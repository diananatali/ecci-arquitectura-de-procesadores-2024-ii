==> flow/design.v <==
module multiplicador(
        input clk,
        input init,    
        input [2:0] MR, 
		input [2:0] MD, 
        output reg done,
		output reg [5:0] pp
    );
    reg sh;
    reg rst;
    reg add;
    reg [5:0] A;
    reg [2:0] B;
    wire z;
    reg [2:0] status;
    localparam START = 0;
	localparam CHECK = 1; 
	localparam ADD = 2; 
	localparam SHIFT = 3; 
	localparam END1 = 4;
    initial begin
        status = START;
        rst = 1'b0;
        pp = 6'b0;
        A = 6'b0;
        B = 3'b0; 
    end
    always @(negedge clk) begin
	    case (status)
	        START: begin
	        	sh <= 1'b0;
	        	add <= 1'b0;
	        	if (init) begin
	        	    status <= CHECK;
	        	    done <= 1'b0;
	        	    rst <= 1'b1;
	        	end
	        end
	        CHECK: begin 
	        	done <= 1'b0;
	        	rst <= 1'b0;
	        	sh <= 1'b0;
	        	add <= 1'b0;
	        	status <= (B[0]==1)? ADD : SHIFT;
	        end
	        ADD: begin
	        	done <= 1'b0;
	        	rst <= 1'b0;
	        	sh <= 1'b0;
	        	add <= 1'b1;
	        	status <= SHIFT;
	        end
	        SHIFT: begin
	        	done <= 1'b0;
	        	rst <= 1'b0;
	        	sh <= 1'b1;
	        	add <= 1'b0;
	        	status <= (z==1)? END1 : CHECK;
	        end
	        END1: begin
	        	done <= 1'b1;
	        	rst <= 1'b0;
	        	sh <= 1'b0;
	        	add <= 1'b0;
	        	status <= END1;
	        end
	        default: status <= START;
	    endcase 
    end 
    always @(posedge clk) begin
    	if (rst) begin
    		A <= {3'b000,MD};
    		B <= MR;
    	end
    	else begin 
    		if (sh) begin
    			A <= A << 1;
    			B <= B >> 1;
    		end
    	end
    end 
    always @(posedge clk) begin
    	if (rst) begin
    		pp <= 6'b0;
    	end
    	else begin 
    		if (add) begin
    		    pp <= pp + A;
    		end
    	end
    end
    assign z = (B==0)? 1'b1 : 1'b0;
endmodule
### From RTL to reports: multiplicador

What the tools print for multiplicador, step after step.
Lines are those of the file above, counted from 1.
Operators: Yosys type, input widths -> output width; for muxes data width and select width s.
The mark n/a stands for no value.

| inputs | value |
|---|---|
| design top | multiplicador |
| clock port | clk |
| cell library | sky130hd |
| library corner | tt_025C_1v80 |

### Elaborated design

Source: Yosys, flattened and elaborated, memories not mapped. Widths are those after wreduce. Registers that Yosys merges into a memory's read port (data or address) are not register bits. Print and check cells do not count. Equal cells are merged and count once.

| bit counts | value |
|---|---|
| register bits after elaboration | 22 |
| input port bits | 8 |
| output and inout port bits | 7 |
| word-level cells | 43 |

| operators by class | value |
|---|---|
| $add $sub $neg | 1 |
| equal/unequal tests | 5 |
| mux-type cells | 15 |
| reduce/logical cells | 13 |

Operators with widths:

| kind | count |
|---|---|
| $mux 3 | 6 |
| $pmux 3 s5 | 1 |
| $reduce_or 4->1 | 3 |
| $reduce_bool 2->1 | 4 |
| $eq 3x2->1 const B | 2 |
| $logic_not 3->1 | 2 |
| $add 6x6->6 | 1 |
| $pmux 1 s2 | 3 |
| $reduce_and 2->1 | 2 |
| $mux 1 | 4 |
| $eq 3x1->1 const B | 1 |
| $eq 3x3->1 const B | 1 |
| $reduce_bool 3->1 | 1 |
| $reduce_or 3->1 | 1 |
| $pmux 1 s3 | 1 |
| $ne 2x2->1 const B | 1 |

### Depth

Yosys ltp: most cells in a row. Word level: on the elaborated netlist, between registers, memories and ports. Mapped: between sequential cells and ports; inverters and the memories' decode and read muxes count.

| logic depth | value |
|---|---|
| word-level depth | 4 |
| ABC_AREA | 0 |
| depth in mapped cells | 6 |
| mapped depth without buffers | 6 |

### Mapped cells and area

Yosys stat after the flow's synthesis: flattened, memories mapped to cells. It holds for the ABC_AREA given above (unset counts as 0); a run with the other value may have another netlist.

Cell types:

| cell type | count | area in all (um^2) |
|---|---|---|
| sky130_fd_sc_hd__edfxtp_1 | 13 | 390.374 |
| sky130_fd_sc_hd__dfxtp_1 | 9 | 180.173 |
| sky130_fd_sc_hd__mux2_2 | 6 | 67.565 |
| sky130_fd_sc_hd__ha_1 | 5 | 62.56 |
| sky130_fd_sc_hd__mux2i_1 | 5 | 50.048 |
| sky130_fd_sc_hd__nor2_1 | 12 | 45.043 |
| sky130_fd_sc_hd__and2_1 | 5 | 31.28 |
| sky130_fd_sc_hd__nand2_1 | 6 | 22.522 |
| sky130_fd_sc_hd__buf_2 | 4 | 20.019 |
| sky130_fd_sc_hd__fa_1 | 1 | 20.019 |
| sky130_fd_sc_hd__o21ai_0 | 4 | 20.019 |
| sky130_fd_sc_hd__xnor2_1 | 2 | 17.517 |
| sky130_fd_sc_hd__xor2_1 | 2 | 17.517 |
| sky130_fd_sc_hd__a21o_1 | 2 | 15.014 |
| sky130_fd_sc_hd__a311oi_2 | 1 | 15.014 |
| sky130_fd_sc_hd__inv_1 | 4 | 15.014 |
| sky130_fd_sc_hd__buf_6 | 1 | 11.261 |
| sky130_fd_sc_hd__a21oi_1 | 2 | 10.01 |

Other cell types: 16; their cells: 17.

| mapped netlist | value |
|---|---|
| standard cells after synthesis | 101 |
| synthesis area | 1,133.6 um^2 |
| area of sequential cells | 570.5 um^2 |
| mapped flip-flops | 22 |
| buffers | 6 |

Hand-over note for multiplicador

Stored flow runs of multiplicador (2 of them; Yosys, OpenROAD, sky130hd). They differ in their settings and are not a sequence. Constraints: input delay and output delay 20% of the set period each, output load 0.01 pF.
"power consumption" rests on the timing tool's default activity at the inputs, not on a simulated workload.

## Job 1

==> flow/run.sh <==
#!/bin/bash
# the make line also repeats the synthesis and layout settings of config.mk as NAME=value (left out here)
make -C /OpenROAD-flow-scripts/flow DESIGN_CONFIG=/design/flow/config.mk WORK_HOME=/design/flow/orfs CLKGATE_MAP_FILE= finish
==> flow/config.mk <==
export PLATFORM = sky130hd
export DESIGN_NAME = multiplicador
export DESIGN_NICKNAME = multiplicador
export VERILOG_FILES = /design/flow/design.v
export SDC_FILE = /design/flow/constraint.sdc
export NUM_CORES = 4
export LEC_CHECK = 0
export CAP_MARGIN = 20
export CELL_PAD_IN_SITES_GLOBAL_PLACEMENT = 2
export CORE_ASPECT_RATIO = 1.09
export CORE_MARGIN = 2
export CORE_UTILIZATION = 28
export GPL_ROUTABILITY_DRIVEN = 1
export PLACE_DENSITY_LB_ADDON = 0.04
export SETUP_SLACK_MARGIN = 0.33
export SLEW_MARGIN = 20
==> flow/constraint.sdc <==
create_clock -name core_clock -period 1.53 [get_ports {clk}]
set_input_delay 0.3060 -clock core_clock [delete_from_list [all_inputs] [get_ports {clk}]]
set_output_delay 0.3060 -clock core_clock [all_outputs]
set_load 0.01 [all_outputs]

| result of job 1 | value |
|---|---|
| setup slack of the critical path | -475 ps |
| chip area after synthesis (Yosys) | 1,133.6 um^2 |
| final design utilization | 0.416 |
| power consumption | 3,340 µW |
| area inside the die boundary | 4,574.1 um^2 |

## Job 2

==> flow/run.sh <==
#!/bin/bash
# the make line also repeats the synthesis and layout settings of config.mk as NAME=value (left out here)
make -C /OpenROAD-flow-scripts/flow DESIGN_CONFIG=/design/flow/config.mk WORK_HOME=/design/flow/orfs CLKGATE_MAP_FILE= finish
==> flow/config.mk <==
export PLATFORM = sky130hd
export DESIGN_NAME = multiplicador
export DESIGN_NICKNAME = multiplicador
export VERILOG_FILES = /design/flow/design.v
export SDC_FILE = /design/flow/constraint.sdc
export NUM_CORES = 4
export LEC_CHECK = 0
export CAP_MARGIN = 20
export CELL_PAD_IN_SITES_DETAIL_PLACEMENT = 0
export CELL_PAD_IN_SITES_GLOBAL_PLACEMENT = 1
export CORE_MARGIN = 2
export CORE_UTILIZATION = 28
export CTS_CLUSTER_SIZE = 42
export GPL_ROUTABILITY_DRIVEN = 1
export MAX_ROUTING_LAYER = met5
export PLACE_DENSITY_LB_ADDON = 0.08
export SETUP_SLACK_MARGIN = 0.35
export SLEW_MARGIN = 20
==> flow/constraint.sdc <==
create_clock -name core_clock -period 2.67 [get_ports {clk}]
set_input_delay 0.5340 -clock core_clock [delete_from_list [all_inputs] [get_ports {clk}]]
set_output_delay 0.5340 -clock core_clock [all_outputs]
set_load 0.01 [all_outputs]

| result of job 2 | value |
|---|---|
| setup slack of the critical path | -12 ps |
| chip area after synthesis (Yosys) | 1,133.6 um^2 |
| final design utilization | 0.432 |
| power consumption | 2,044 µW |
| area inside the die boundary | 4,573.8 um^2 |

End of note.
